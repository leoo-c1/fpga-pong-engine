==> flow/design.v <==
module ai_opponent #(
    parameter V_VIDEO = 480,         
    parameter PDL_HEIGHT = 96,       
    parameter SPEED = 600,           
    parameter REACTION_TIME = 500,   
    parameter MIN_OFFSET = 0,        
    parameter MAX_OFFSET = 48,       
    parameter BASE_OFFSET = 6,       
    parameter SCALING_FACTOR = 3     
    )(
    input clk_0,                     
    input rst,                       
    input wire [9:0] sq_xpos,        
    input wire [9:0] sq_ypos,        
    input wire sq_xveldir,           
    input wire reset_game,           
    input wire sq_missed,            
    input wire [3:0] score_p1,       
    input wire [3:0] score_p2,       
    output reg [9:0] ai_ypos         
    );
    parameter REACTION_PSC = REACTION_TIME * 25_175;      
    parameter COUNT_WIDTH = $clog2(REACTION_PSC + 1);      
    reg [COUNT_WIDTH-1:0] reaction_count = 0;
    localparam PSC_LIMIT = 25_175_000 / SPEED;
    reg [18:0] vel_count = 0;
    parameter sq_width = 16;                             
    wire [9:0] ai_cent_y = ai_ypos + PDL_HEIGHT/2;       
    wire [9:0] sq_cent_y = sq_ypos + sq_width/2;         
    reg [5:0] lfsr_data = 6'h1F;
    always @(posedge clk_0) begin
        if (!rst)
            lfsr_data <= 6'h1F;
        else
            lfsr_data <= {lfsr_data[4:0], lfsr_data[5] ^ lfsr_data[4]};
    end
    reg [9:0] difficulty_offset;
    reg [9:0] offset_delta;  
    always @(*) begin
        if (score_p2 > score_p1) begin
            offset_delta = (score_p2 - score_p1) * SCALING_FACTOR;
            if (BASE_OFFSET + offset_delta > MAX_OFFSET)
                difficulty_offset = MAX_OFFSET;
            else
                difficulty_offset = BASE_OFFSET + offset_delta;
        end
        else if (score_p1 > score_p2) begin
            offset_delta = (score_p1 - score_p2) * SCALING_FACTOR;
            if (offset_delta > (BASE_OFFSET - MIN_OFFSET))
                difficulty_offset = MIN_OFFSET;
            else
                difficulty_offset = BASE_OFFSET - offset_delta;
        end
        else begin
            difficulty_offset = BASE_OFFSET;
        end
    end
    reg [9:0] dynamic_target_y;      
    reg offset_dir_locked = 0;       
    reg aim_high = 0;                
    always @ (posedge clk_0) begin
        if (!rst) begin
            ai_ypos <= (V_VIDEO / 2) - (PDL_HEIGHT / 2);
            vel_count <= 0;
            reaction_count <= 0;
            offset_dir_locked <= 0;
        end else if (reset_game) begin
            ai_ypos <= (V_VIDEO / 2) - (PDL_HEIGHT / 2);
            vel_count <= 0;
            reaction_count <= 0;
            offset_dir_locked <= 0;
        end else begin
            if (sq_xveldir == 1'b1 && !sq_missed) begin
                if (offset_dir_locked == 0) begin
                    aim_high <= lfsr_data[5];  
                    offset_dir_locked <= 1;
                end
                if (aim_high) begin
                    if (sq_cent_y + difficulty_offset < V_VIDEO)
                        dynamic_target_y <= sq_cent_y + difficulty_offset;
                    else
                        dynamic_target_y <= V_VIDEO - 1;
                end else begin
                    if (sq_cent_y > difficulty_offset)
                        dynamic_target_y <= sq_cent_y - difficulty_offset;
                    else
                        dynamic_target_y <= 0;
                end
                if (reaction_count < REACTION_PSC) begin
                    reaction_count <= reaction_count + 1;
                end else begin
                    if (vel_count < PSC_LIMIT) begin
                        vel_count <= vel_count + 1;
                    end else begin
                        vel_count <= 0;
                        if (ai_cent_y > dynamic_target_y) begin
                            if (ai_ypos > 0) begin
                                ai_ypos <= ai_ypos - 1;
                            end
                        end else if (ai_cent_y < dynamic_target_y) begin
                            if (ai_ypos < V_VIDEO - PDL_HEIGHT) begin
                                ai_ypos <= ai_ypos + 1;
                            end
                        end
                    end
                end
            end else if (sq_missed || sq_xveldir == 1'b0) begin
                reaction_count <= 0;
                offset_dir_locked <= 0;  
                if (vel_count < PSC_LIMIT) begin
                    vel_count <= vel_count + 1;
                end else begin
                    vel_count <= 0;
                    if (ai_cent_y > V_VIDEO/2) begin
                        if (ai_ypos > 0) ai_ypos <= ai_ypos - 1;
                    end else if (ai_cent_y < V_VIDEO/2) begin
                        if (ai_ypos < V_VIDEO - PDL_HEIGHT) ai_ypos <= ai_ypos + 1;
                    end
                end
            end
        end
    end
endmodule
module paddle_control #(
    parameter V_VIDEO = 480,
    parameter PDL_HEIGHT = 96,
    parameter START_X = 24,
    parameter PDL_SPEED = 600,
    parameter AI_SPEED = 500,
    parameter AI_REACTION_TIME = 700,
    parameter MIN_OFFSET = 0,        
    parameter MAX_OFFSET = 48,       
    parameter BASE_OFFSET = 6,       
    parameter SCALING_FACTOR = 3     
)(
    input clk_0,                 
    input rst,                   
    input reset_game,            
    input [1:0] mode_choice,     
    input move_up,               
    input move_down,             
    input wire [9:0] sq_xpos,    
    input wire [9:0] sq_ypos,    
    input wire sq_xveldir,       
    input wire sq_missed,        
    output [9:0] x_pos,
    output reg [9:0] y_pos,
    input wire [3:0] score_p1,       
    input wire [3:0] score_p2        
);
    assign x_pos = START_X;
    localparam PSC_LIMIT = 25_175_000 / PDL_SPEED;
    reg [18:0] vel_count = 0;
    wire [9:0] ai_ypos;
    ai_opponent #(
        .V_VIDEO(V_VIDEO),
        .PDL_HEIGHT(PDL_HEIGHT),
        .SPEED(AI_SPEED),
        .REACTION_TIME(AI_REACTION_TIME),
        .MIN_OFFSET(MIN_OFFSET), .MAX_OFFSET(MAX_OFFSET),
        .BASE_OFFSET(BASE_OFFSET),
        .SCALING_FACTOR(SCALING_FACTOR)
    ) computer (
        .clk_0(clk_0),
        .rst(rst),
        .sq_xpos(sq_xpos), .sq_ypos(sq_ypos),
        .sq_xveldir(sq_xveldir),
        .sq_missed(sq_missed),
        .reset_game(reset_game),
        .score_p1(score_p1), .score_p2(score_p2),
        .ai_ypos(ai_ypos)
    );
    always @(posedge clk_0 or negedge rst) begin
        if (!rst) begin
            y_pos <= (V_VIDEO / 2) - (PDL_HEIGHT / 2);
            vel_count <= 0;
        end else if (reset_game) begin
            y_pos <= (V_VIDEO / 2) - (PDL_HEIGHT / 2);
            vel_count <= 0;
        end else begin
            if (mode_choice == 2'b01) begin
                y_pos <= ai_ypos;
            end else if (mode_choice == 2'b10) begin
                if (move_up && !move_down) begin
                    if (vel_count < PSC_LIMIT) begin
                        vel_count <= vel_count + 1;
                    end else begin
                        vel_count <= 0;
                        if (y_pos > 0)
                            y_pos <= y_pos - 1;
                    end
                end else if (move_down && !move_up) begin
                    if (vel_count < PSC_LIMIT) begin
                        vel_count <= vel_count + 1;
                    end else begin
                        vel_count <= 0;
                        if (y_pos + PDL_HEIGHT < V_VIDEO - 1)
                            y_pos <= y_pos + 1;
                    end
                end else begin
                    vel_count <= 0;  
                end
            end
        end
    end
endmodule
## From RTL to reports: paddle_control

Tool output for the design above, in the order of the flow.
Lines are those of the file above, counted from 1.
Operators: Yosys type, input widths -> output width; for muxes data width and select width s.
A cell with n/a has no value.

| inputs | value |
|---|---|
| top module | paddle_control |
| clock | clk_0 |
| library | sky130hd |
| timing corner | tt_025C_1v80 |

## Word-level counts

Counts by Yosys on the flattened word-level netlist (proc, flatten, opt, wreduce; memories kept). Register bits leave out memories and registers merged into their read ports (data or address). Print and check cells are left out.

| word-level totals | value |
|---|---|
| output and inout port bits | 20 |
| bits in registers | 101 |
| cells after elaboration | 122 |
| clocked read ports x word width | 0 |
| input bits | 37 |
| memories | 0 |
| ROM bits | 0 |
| latch bits | 0 |
| RAM bits | 0 |

| cells by class | value |
|---|---|
| magnitude comparators | 17 |
| reductions and logical operators | 21 |
| multiplexer cells | 42 |
| multipliers | 2 |
| shift operators | 0 |
| divide/modulo/power cells | 0 |
| equal/unequal tests | 8 |
| bitwise operators | 6 |
| add/sub/neg operators | 17 |

Operators by type and width:

| kind | count |
|---|---|
| $mux 10 | 27 |
| $mux 19 | 10 |
| $mul 32x2->10 const B | 2 |
| $mux 25 | 3 |
| $add 19x1->19 const B | 2 |
| $lt 19x16->1 const B | 2 |
| $gt 32x6->1 const B | 1 |
| $lt 32x9->1 const B | 1 |
| $add 25x1->25 const B | 1 |
| $lt 25x25->1 const B | 1 |
| $add 10x1->10 const B | 2 |
| $sub 10x1->10 const B | 2 |
| $gt 10x1->1 const B | 2 |
| $gt 10x10->1 | 2 |
| $add 10x10->11 | 1 |
| $add 10x7->11 const B | 1 |
| $lt 11x9->1 const B | 1 |
| $add 3x10->11 const A | 1 |
| $add 10x10->10 | 1 |
| $sub 10x10->10 | 1 |
| $lt 10x10->1 | 1 |
| $gt 10x3->1 const B | 1 |
| $add 10x4->10 const B | 1 |
| $add 10x6->10 const B | 1 |
| $gt 10x8->1 const B | 1 |
| $lt 10x8->1 const B | 1 |
| $lt 10x9->1 const B | 1 |
| $sub 3x10->10 const A | 1 |

Other operator kinds: 21; their cells: 41.

## Logic depth

Yosys ltp: most cells in a row. Word level: on the elaborated netlist, between registers, memories and ports. Mapped: between sequential cells and ports; inverters and the memories' decode and read muxes count.

| depth | value |
|---|---|
| depth in word-level cells | 10 |
| ABC_AREA | 0 |
| mapped depth | 26 |
| mapped depth without buffers | 26 |

## Synthesis result

Source: synth_stat.txt of the flow (Yosys; design flattened, memories mapped). It holds for the ABC_AREA given above (unset counts as 0); a run with the other value may have another netlist.

Cells by type:

| cell | count |
|---|---|
| sky130_fd_sc_hd__dfxtp_1 | 61 |
| sky130_fd_sc_hd__ha_1 | 69 |
| sky130_fd_sc_hd__dfrtp_1 | 27 |
| sky130_fd_sc_hd__nor2_1 | 108 |
| sky130_fd_sc_hd__edfxtp_1 | 11 |
| sky130_fd_sc_hd__xnor2_1 | 37 |
| sky130_fd_sc_hd__a21oi_1 | 63 |
| sky130_fd_sc_hd__o21ai_0 | 58 |
| sky130_fd_sc_hd__inv_1 | 66 |
| sky130_fd_sc_hd__xor2_1 | 27 |
| sky130_fd_sc_hd__nand2_1 | 53 |
| sky130_fd_sc_hd__nor3_1 | 36 |
| sky130_fd_sc_hd__nand4_1 | 24 |
| sky130_fd_sc_hd__nand3_1 | 29 |
| sky130_fd_sc_hd__fa_1 | 7 |
| sky130_fd_sc_hd__or3_1 | 19 |
| sky130_fd_sc_hd__a211oi_1 | 14 |
| sky130_fd_sc_hd__a21o_1 | 14 |

Not listed: further types 57, cells in them 244.

| mapped netlist | value |
|---|---|
| buffer cells | 45 |
| area of sequential cells | 2,279.7 µm² |
| flip-flops | 101 |
| cell area after synthesis | 7,832.5 µm² |
| cell count | 967 |

The figures by module come from a second, unflattened synthesis with its own total; it is not the netlist above.

| second synthesis, totals | value |
|---|---|
| cells (unflattened synthesis) | 955 |
| area total of the unflattened synthesis | 8,000.2 µm² |

Each row is one instance without its submodules.

Modules:

| module | times used | area (µm²) | cells | sequential area (µm²) |
|---|---|---|---|---|
| ai_opponent | 1 | 5,944.5 | 719 | 1,551.5 |
| paddle_control | 1 | 2,055.7 | 236 | 728.2 |

## Worst setup path after synthesis

Source: OpenSTA report_checks on the synthesized netlist (no wires, ideal clock, input and output delay 20% of the period each), path of least setup slack; recovery checks are left aside. Register names are those of the netlist, which keeps one name where synthesis merged equal registers.

| timing after synthesis | value |
|---|---|
| path type | in2reg |
| from | input port (no name shown) |
| to | register (no name shown) |
| path slack | 3.533 ns |
| setup time | 0.261 ns |
| path delay | 5.427 ns |
| data required time | 10.939 ns |
| stages on the path | 26 |
| data arrival time | 7.406 ns |
| path buffers | 1 |
| launch time at the first pin | 2.240 ns |
| input delay | 2.240 ns |
| clock period | 11.2 ns |
| period reached after synthesis | 7.667 ns |

"path delay" is the arrival time less input delay plus setup time.
"stages on the path" counts driving pins, that of a launching flip-flop among them; a cell with two outputs on the path counts twice.
"period reached after synthesis" = period - worst setup slack (recovery checks aside). The figure is calculated, with input and output delays left at 20% of the set period.
Between the ends stands the longest chain of elaborated cells between them, by number of cells; it is not shown to be the way that was timed. Of several equally long chains one is given.
Each line given opens the expression or statement behind the cell; cells for indexed reads and writes are added by Yosys, which also makes memories of some case tables.

| on the way, after synthesis | value |
|---|---|
| cells stage by stage | sky130_fd_sc_hd__inv_1 -> sky130_fd_sc_hd__ha_1 -> sky130_fd_sc_hd__clkbuf_1 -> sky130_fd_sc_hd__inv_1 -> sky130_fd_sc_hd__o21bai_1 -> sky130_fd_sc_hd__xor2_1 -> sky130_fd_sc_hd__ha_1 -> sky130_fd_sc_hd__nor2b_1 -> sky130_fd_sc_hd__o21ai_1 -> sky130_fd_sc_hd__nor2b_1 -> sky130_fd_sc_hd__mux2_2 -> sky130_fd_sc_hd__a32o_1 -> sky130_fd_sc_hd__a311o_1 -> sky130_fd_sc_hd__or2_1 -> sky130_fd_sc_hd__a21oi_1 -> sky130_fd_sc_hd__ha_1 -> sky130_fd_sc_hd__inv_1 -> sky130_fd_sc_hd__fa_1 -> sky130_fd_sc_hd__nor2b_1 -> sky130_fd_sc_hd__o31a_1 -> sky130_fd_sc_hd__o21a_1 -> sky130_fd_sc_hd__or2_2 -> sky130_fd_sc_hd__mux2i_1 -> sky130_fd_sc_hd__nor4_2 -> sky130_fd_sc_hd__nor3_1 -> sky130_fd_sc_hd__o32a_1 |
| cells in the longest elaborated chain | 10 |
| elaborated cells between the ends (all ways) | 22 |
| classes of those cells | 7 x add/sub; 2 x mul; 6 x compare; 7 x mux |

RTL lines, path after synthesis:

| item | RTL line | text |
|---|---|---|
| start, declared | 148 |  |
| $sub 4x4->5 | 41 |  |
| $mul 32x2->10 | 41 |  |
| $add 3x10->11 | 42 | `if (BASE_OFFSET + offset_delta > MAX_OFFSET)` |
| $gt 32x6->1 | 42 |  |
| $mux 10 | 42 |  |
| $mux 10 | 40 |  |
| $add 10x10->11 | 79 | `if (sq_cent_y + difficulty_offset < V_VIDEO)` |
| $lt 32x9->1 | 79 |  |
| $mux 10 | 79 |  |
| $mux 10 | 78 | `if (aim_high) begin` |
| end, assigned | 80 |  |
| end, assigned | 82 |  |
| end, declared | 58 |  |

## Worst path after layout

From the final timing report of run A: the path of least setup slack in the routed layout; clock arrival at registers is part of the times.

| timing after layout | value |
|---|---|
| path type | in2reg |
| from | input port (no name shown) |
| to | register (no name shown) |
| stages on the path | 24 |
| input delay | 1.69 ns |
| data required time | 8.56 ns |
| clock period | 8.45 ns |
| path slack | 0.83 ns |
| launch time at the first pin | 1.69 ns |
| setup time | 0.25 ns |
| data arrival time | 7.73 ns |
| path buffers | 3 |

Between the ends stands the longest chain of elaborated cells between them, by number of cells; it is not shown to be the way that was timed. Of several equally long chains one is given.

| on the way, after layout | value |
|---|---|
| cells stage by stage | sky130_fd_sc_hd__dlymetal6s2s_1 -> sky130_fd_sc_hd__inv_1 -> sky130_fd_sc_hd__fa_2 -> sky130_fd_sc_hd__ha_4 -> sky130_fd_sc_hd__inv_1 -> sky130_fd_sc_hd__fa_2 -> sky130_fd_sc_hd__xor2_4 -> sky130_fd_sc_hd__nor2_2 -> sky130_fd_sc_hd__mux2_4 -> sky130_fd_sc_hd__a32o_1 -> sky130_fd_sc_hd__a311o_1 -> sky130_fd_sc_hd__buf_4 -> sky130_fd_sc_hd__nor3_2 -> sky130_fd_sc_hd__a21oi_1 -> sky130_fd_sc_hd__ha_1 -> sky130_fd_sc_hd__buf_4 -> sky130_fd_sc_hd__o2111ai_1 -> sky130_fd_sc_hd__nor2_1 -> sky130_fd_sc_hd__a21oi_1 -> sky130_fd_sc_hd__nor2b_1 -> sky130_fd_sc_hd__a31oi_1 -> sky130_fd_sc_hd__or4_1 -> sky130_fd_sc_hd__o221ai_1 -> sky130_fd_sc_hd__a21oi_1 |
| cells in the longest elaborated chain | 10 |
| elaborated cells between the ends (all ways) | 22 |
| classes of those cells | 7 x add/sub; 2 x mul; 6 x compare; 7 x mux |

RTL lines, path after layout:

| item | RTL line | text |
|---|---|---|
| start, declared | 148 |  |
| $sub 4x4->5 | 41 |  |
| $mul 32x2->10 | 41 |  |
| $add 3x10->11 | 42 | `if (BASE_OFFSET + offset_delta > MAX_OFFSET)` |
| $gt 32x6->1 | 42 |  |
| $mux 10 | 42 |  |
| $mux 10 | 40 |  |
| $add 10x10->11 | 79 | `if (sq_cent_y + difficulty_offset < V_VIDEO)` |
| $lt 32x9->1 | 79 |  |
| $mux 10 | 79 |  |
| $mux 10 | 78 | `if (aim_high) begin` |
| end, assigned | 80 |  |
| end, assigned | 82 |  |
| end, declared | 58 |  |

==> runs of paddle_control <==
Measured data: module paddle_control, platform sky130hd, 2 stored runs of the flow under differing settings, order arbitrary. Input and output delays are each 20% of the period that was set; the output load is 0.01 pF.
"reached clock period" = clock period - worst setup slack. The figure is calculated, with input and output delays left at 20% of the set period.
By "worst path time" is meant the share of the clock period that the worst setup path is allowed (20% is reserved at inputs, 20% at outputs), minus its slack. Clock arrival times at its registers enter into it.
"total power of the final layout" is the tool's figure for a default switching activity; nothing was simulated.

#### Run A

| setting | value |
|---|---|
| period_ns | `8.45` |
| CORE_UTILIZATION | `43` |
| SETUP_SLACK_MARGIN | `1.16` |
| PLACE_DENSITY_LB_ADDON | `0.01` |
| CORE_ASPECT_RATIO | `1.47` |
| CORE_MARGIN | `9` |
| CELL_PAD_IN_SITES_GLOBAL_PLACEMENT | `2` |
| CELL_PAD_IN_SITES_DETAIL_PLACEMENT | `2` |
| TNS_END_PERCENT | `25` |
| ABC_AREA | `0` |
| SLEW_MARGIN | `40` |
| CAP_MARGIN | `20` |

| result | value |
|---|---|
| worst path time | 5.93 ns |
| kind of the worst setup path | in2reg |
| standard-cell area of the final layout | 9,288.9 µm² |
| setup total negative slack | 0.000 ns |
| reached clock period | 7.615 ns |
| die outline area | 23,488.1 µm² |
| worst setup slack after layout | 0.835 ns |
| Yosys chip area after synthesis | 7,832.5 µm² |
| post-route utilization | 0.522 |
| total power of the final layout | 1.691 mW |
| worst hold slack after layout | 0.438 ns |

#### Run B

| setting | value |
|---|---|
| period_ns | `7.31` |
| CAP_MARGIN | `20` |
| CORE_MARGIN | `2` |
| CORE_UTILIZATION | `40` |
| SLEW_MARGIN | `20` |

| result | value |
|---|---|
| worst path time | 5.69 ns |
| kind of the worst setup path | in2reg |
| standard-cell area of the final layout | 9,217.6 µm² |
| setup total negative slack | 0.000 ns |
| reached clock period | 7.156 ns |
| die outline area | 20,717.3 µm² |
| worst setup slack after layout | 0.154 ns |
| Yosys chip area after synthesis | 7,832.5 µm² |
| post-route utilization | 0.477 |
| total power of the final layout | 1.671 mW |
| worst hold slack after layout | 0.396 ns |
